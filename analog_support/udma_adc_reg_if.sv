==> flow/design.v <==
module udma_adc_reg_if #(
    parameter L2_AWIDTH_NOAL = 12,
    parameter TRANS_SIZE     = 16,
    parameter ADC_WIDTH      = 12
) (
    input  logic 	                  clk_i,
    input  logic   	                  rstn_i,
    input  logic               [31:0] cfg_data_i,
    input  logic                [4:0] cfg_addr_i,
    input  logic                      cfg_valid_i,
    input  logic                      cfg_rwn_i,
    output logic               [31:0] cfg_data_o,
    output logic                      cfg_ready_o,
    output logic [L2_AWIDTH_NOAL-1:0] cfg_rx_startaddr_o,
    output logic     [TRANS_SIZE-1:0] cfg_rx_size_o,
    output logic                      cfg_rx_continuous_o,
    output logic                      cfg_rx_en_o,
    output logic                      cfg_rx_clr_o,
    input  logic                      cfg_rx_en_i,
    input  logic                      cfg_rx_pending_i,
    input  logic [L2_AWIDTH_NOAL-1:0] cfg_rx_curr_addr_i,
    input  logic     [TRANS_SIZE-1:0] cfg_rx_bytes_left_i,
    input  logic               [1:0]  status_i
);
    logic [L2_AWIDTH_NOAL-1:0] r_rx_startaddr;
    logic   [TRANS_SIZE-1 : 0] r_rx_size;
    logic                      r_rx_continuous;
    logic                      r_rx_en;
    logic                      r_rx_clr;
    logic                      r_uart_en_tx;
    logic                      r_uart_en_rx;
    logic               [15:0] r_uart_div;
    logic                      r_uart_stop_bits;
    logic                [1:0] r_uart_bits;
    logic                      r_uart_parity_en;
    logic                [4:0] s_wr_addr;
    logic                [4:0] s_rd_addr;
    logic        [ADC_WIDTH:0] buf_data;
    logic                      buf_data_valid;
    logic                      adc_update_flag;
    assign rx_ready_o =  s_rx_valid_clr;
    assign s_wr_addr = (cfg_valid_i & ~cfg_rwn_i) ? cfg_addr_i : 5'h0;
    assign s_rd_addr = (cfg_valid_i &  cfg_rwn_i) ? cfg_addr_i : 5'h0;
    assign cfg_rx_startaddr_o  = r_rx_startaddr;
    assign cfg_rx_size_o       = r_rx_size;
    assign cfg_rx_continuous_o = r_rx_continuous;
    assign cfg_rx_en_o         = r_rx_en;
    assign cfg_rx_clr_o        = r_rx_clr;
    always_ff @(posedge clk_i, negedge rstn_i)
    begin
        if(~rstn_i)
        begin
            r_rx_startaddr     <=  'h0;
            r_rx_size          <=  'h0;
            r_rx_continuous    <=  'h0;
            r_rx_en             =  'h0;
            r_rx_clr            =  'h0;
        end
        else
        begin
            r_rx_en   =  'h0;
            r_rx_clr  =  'h0;
            if (cfg_valid_i & ~cfg_rwn_i)
            begin
                case (s_wr_addr)
                5'b00000:
                    r_rx_startaddr    <= cfg_data_i[L2_AWIDTH_NOAL-1:0];
                5'b00001:
                    r_rx_size         <= cfg_data_i[TRANS_SIZE-1:0];
                5'b00010:
                begin
                    r_rx_clr           = cfg_data_i[6];
                    r_rx_en            = cfg_data_i[4];
                    r_rx_continuous   <= cfg_data_i[0];
                end
                endcase
            end
        end
    end  
    always_comb
    begin
        cfg_data_o = 32'h0;
        s_rx_valid_clr = 1'b0;
        case (s_rd_addr)
        5'b00000:
            cfg_data_o = cfg_rx_curr_addr_i;
        5'b00001:
            cfg_data_o[TRANS_SIZE-1:0] = cfg_rx_bytes_left_i;
        5'b00010:
            cfg_data_o = {26'h0,cfg_rx_pending_i,cfg_rx_en_i,3'h0,r_rx_continuous};
        5'b01000:
            cfg_data_o = {30'h0,status_i};
        default:
            cfg_data_o = 'h0;
        endcase
    end
    assign cfg_ready_o  = 1'b1;
endmodule
# From RTL to reports: udma_adc_reg_if
# The steps from the RTL of udma_adc_reg_if to its reports follow in flow order.
# Lines are those of the file above, counted from 1.
# Cell names lack the library's common part.
setup:
  top_module: "udma_adc_reg_if"
  clk_port: "clk_i"
  library: "sky130hd"
  pvt_corner: "tt_025C_1v80"

# Word level
# Yosys after proc, flatten, opt, wreduce and memory -nomap, before mapping. Enables and synchronous resets that opt folds into registers are not counted as muxes. Memory bits, and registers merged into a memory's read port (data or address), are not among the register bits. Print and check cells are not counted. Equal cells are merged and count once.
classes:
  eq_ne: 5
  muxes: 7
  logic: 3
  reduce_and_logical: 5
op_table:
  columns: ["operator", "n"]
  rows:
  - ["16-bit parallel mux with 4-bit select", 1]
  - ["5-bit by 1-bit equality test with 1-bit output with constant B", 2]
  - ["5-bit by 2-bit equality test with 1-bit output with constant B", 2]
  - ["5-bit zero test", 2]
  - ["5-bit two-way mux", 2]
  - ["2-bit AND reduction", 3]
  - ["5-bit by 4-bit equality test with 1-bit output with constant B", 1]
  - ["1-bit two-way mux", 4]
  - ["1-bit bitwise AND", 2]
  - ["1-bit NOT", 1]
bits:
  regBits: 31
  inputBits: 73
  output_inout_bits: 64
  elab_cells: 25

# Logic depth
# Longest topological path by Yosys (ltp), each cell counted once; first at word level (registers and memories cut), then after technology mapping (sequential cells cut; the memories' decode and read muxes count).
depth:
  depth_word: 6
  ABC_AREA: 0
  mapped_depth: 5
  ltp_nobuf: 3

# Synthesis result
# The flow's flattened synthesis, as Yosys stat reports it; memories are mapped. The netlist is that of the ABC_AREA named above (0 if unset); the other value can give another one.
mapped:
  cell_count: 122
  synth_area_um2: 1589.0
  seqArea_um2: 775.7
  flip_flops: 31
  n_buf: 22
types:
  columns: ["cell", "n", "area_total_um2"]
  rows:
  - ["dfrtp_1", 31, 775.744]
  - ["mux2_2", 19, 213.955]
  - ["mux2_4", 10, 150.144]
  - ["buf_4", 17, 127.622]
  - ["a22o_1", 9, 78.826]
  - ["and2_1", 6, 37.536]
  - ["nor4b_1", 4, 35.034]
  - ["a221o_1", 3, 30.029]
  - ["nand3b_1", 3, 22.522]
  - ["or4b_4", 1, 13.763]
  - ["buf_6", 1, 11.261]
  - ["clkbuf_1", 3, 11.261]
  - ["nand2_1", 3, 11.261]
  - ["or4_4", 1, 11.261]
  - ["o21ai_0", 2, 10.01]
  - ["or4b_2", 1, 10.01]
  - ["conb_1", 2, 7.507]
  - ["nor2_1", 2, 7.507]
# Not listed: further types 4, cells in them 4.

# Path before layout
# Source: OpenSTA report_checks on the synthesized netlist (no wires, ideal clock, input and output delay 20% of the period each), path of least setup slack; recovery checks are left aside. Register names are those of the netlist, which keeps one name where synthesis merged equal registers.
synth_timing:
  path_kind: "input-to-output"
  from: "in cfg_addr_i[1]"
  to: "out cfg_data_o[0]"
  tclk_ps: 2150
  in_delay_ps: 430
  out_delay_ps: 430
  arrival_time_ps: 1694
  t_required_ps: 1720
  setup_slack_ps: 26
  delay_ps: 1264
  path_stages: 4
  path_buffers: 1
  period_less_setup_slack_ps: 2124
# "delay_ps" = arrival - input delay + setup time.
# At an output port there is no setup time.
# "path_stages": output pins that drive a net of the path, with the launching flip-flop's if there is one; two outputs of one cell count as two.
# "period_less_setup_slack_ps" is the clock period less the worst setup slack; recovery checks do not enter. This is arithmetic on one report: input and output delays are still those of the set period (20% each).
# The rows between start and end are the longest chain of elaborated cells between them; the timing report does not say that the signal goes this way. Where chains are equally long, one stands for them.
# Each line given opens the expression or statement behind the cell; cells for indexed reads and writes are added by Yosys, which also makes memories of some case tables.
synth_between:
  path_cell_list: "or4_4 -> o21bai_1 -> clkbuf_1 -> a221o_1"
  elab_chain_len: 3
  cone_cells: 6
  lines_between: 2
  classes_between: "3 x eq/ne; 2 x mux; 1 x reduce/logical"
synth_lines:
  columns: ["element", "line_no", "text"]
  rows:
  - ["start: declaration", 9, "input  logic                [4:0] cfg_addr_i,"]
  - ["5-bit two-way mux", 43, "assign s_rd_addr = (cfg_valid_i &  cfg_rwn_i) ? cfg_addr_i : 5'h0;"]
  - ["5-bit by 4-bit equality test with 1-bit output", 84, "case (s_rd_addr)"]
  - ["16-bit parallel mux with 4-bit select", 84, null]
  - ["end: declaration", 12, "output logic               [31:0] cfg_data_o,"]

# Timing after layout
# From the final timing report of run A: the path of least setup slack in the routed layout; clock arrival at registers is part of the times.
# The path's times are printed in steps of 10 ps; the period is the one set.
layout_timing:
  path_kind: "input-to-reg"
  from: "in cfg_addr_i[4]"
  to: "reg r_rx_startaddr[4]"
  tclk_ps: 1340
  in_delay_ps: 270
  setup_time_ps: 110
  arrival_time_ps: 2110
  t_required_ps: 1500
  setup_slack_ps: -600
  path_stages: 6
  path_buffers: 3
# The rows between start and end are the longest chain of elaborated cells between them; the timing report does not say that the signal goes this way. Where chains are equally long, one stands for them.
layout_between:
  path_cell_list: "buf_6 -> or4_4 -> buf_6 -> buf_6 -> or4b_4 -> mux2_4"
  elab_chain_len: 3
  cone_cells: 3
  lines_between: 2
  classes_between: "1 x mux; 2 x reduce/logical"
layout_lines:
  columns: ["element", "line_no", "text"]
  rows:
  - ["start: declaration", 9, "input  logic                [4:0] cfg_addr_i,"]
  - ["5-bit two-way mux", 42, "assign s_wr_addr = (cfg_valid_i & ~cfg_rwn_i) ? cfg_addr_i : 5'h0;"]
  - ["5-bit zero test", 65, "case (s_wr_addr)"]
  - ["2-bit AND reduction", null, null]
  - ["end: assignment", 53, "r_rx_startaddr     <=  'h0;"]
  - ["end: assignment", 67, "r_rx_startaddr    <= cfg_data_i[L2_AWIDTH_NOAL-1:0];"]
  - ["end: declaration", 25, "logic [L2_AWIDTH_NOAL-1:0] r_rx_startaddr;"]

Wiki page: udma_adc_reg_if / flow data

Top module udma_adc_reg_if; platform sky130hd; tools Yosys and OpenROAD; 2 stored runs in no particular order. Input and output delays are each 20% of the period that was set; the output load is 0.01 pF.
"period_reached_ps" is the run's clock period less its worst setup slack. It is reckoned from that one timing run; input and output delays stay at 20% of the period that was set.
By "totalPower_mw" is meant OpenSTA's value without simulated activity: inputs other than the clock are taken to toggle once in ten clock periods, and the tool carries that through the logic.

--- run A ---
==> flow/run.sh <==
#!/bin/bash
# the make line also repeats the synthesis and layout settings of config.mk as NAME=value (left out here)
make -C /OpenROAD-flow-scripts/flow DESIGN_CONFIG=/design/flow/config.mk WORK_HOME=/design/flow/orfs CLKGATE_MAP_FILE= finish
==> flow/config.mk <==
export PLATFORM = sky130hd
export DESIGN_NAME = udma_adc_reg_if
export DESIGN_NICKNAME = udma_adc_reg_if
export VERILOG_FILES = /design/flow/design.v
export SDC_FILE = /design/flow/constraint.sdc
export NUM_CORES = 4
export LEC_CHECK = 0
export CAP_MARGIN = 20
export CORE_MARGIN = 2
export CORE_UTILIZATION = 40
export SLEW_MARGIN = 20
==> flow/constraint.sdc <==
create_clock -name core_clock -period 1.34 [get_ports {clk_i}]
set_input_delay 0.2680 -clock core_clock [delete_from_list [all_inputs] [get_ports {clk_i}]]
set_output_delay 0.2680 -clock core_clock [all_outputs]
set_load 0.01 [all_outputs]

==> results, as YAML <==
results:
  synthesis_area_um2: 1589.0
  die_footprint_um2: 4493.0
  finalCellArea_um2: 2936.6
  post_route_util_frac: 0.784
  final_setup_ws_ps: -604
  totalPower_mw: 2.784
  period_reached_ps: 1944

--- run B ---
==> flow/run.sh <==
#!/bin/bash
# the make line also repeats the synthesis and layout settings of config.mk as NAME=value (left out here)
make -C /OpenROAD-flow-scripts/flow DESIGN_CONFIG=/design/flow/config.mk WORK_HOME=/design/flow/orfs CLKGATE_MAP_FILE= finish
==> flow/config.mk <==
export PLATFORM = sky130hd
export DESIGN_NAME = udma_adc_reg_if
export DESIGN_NICKNAME = udma_adc_reg_if
export VERILOG_FILES = /design/flow/design.v
export SDC_FILE = /design/flow/constraint.sdc
export NUM_CORES = 4
export LEC_CHECK = 0
export CAP_MARGIN = 20
export CELL_PAD_IN_SITES_DETAIL_PLACEMENT = 1
export CELL_PAD_IN_SITES_GLOBAL_PLACEMENT = 2
export CORE_MARGIN = 10
export CORE_UTILIZATION = 36
export CTS_CLUSTER_DIAMETER = 38
export GPL_TIMING_DRIVEN = 1
export MAX_ROUTING_LAYER = met4
export PLACE_DENSITY_LB_ADDON = 0.16
export SETUP_SLACK_MARGIN = 0.06
export SLEW_MARGIN = 35
==> flow/constraint.sdc <==
create_clock -name core_clock -period 1.7 [get_ports {clk_i}]
set_input_delay 0.3400 -clock core_clock [delete_from_list [all_inputs] [get_ports {clk_i}]]
set_output_delay 0.3400 -clock core_clock [all_outputs]
set_load 0.01 [all_outputs]

==> results, as YAML <==
results:
  synthesis_area_um2: 1589.0
  die_footprint_um2: 7471.0
  finalCellArea_um2: 3047.9
  post_route_util_frac: 0.705
  final_setup_ws_ps: -272
  totalPower_mw: 2.355
  period_reached_ps: 1972
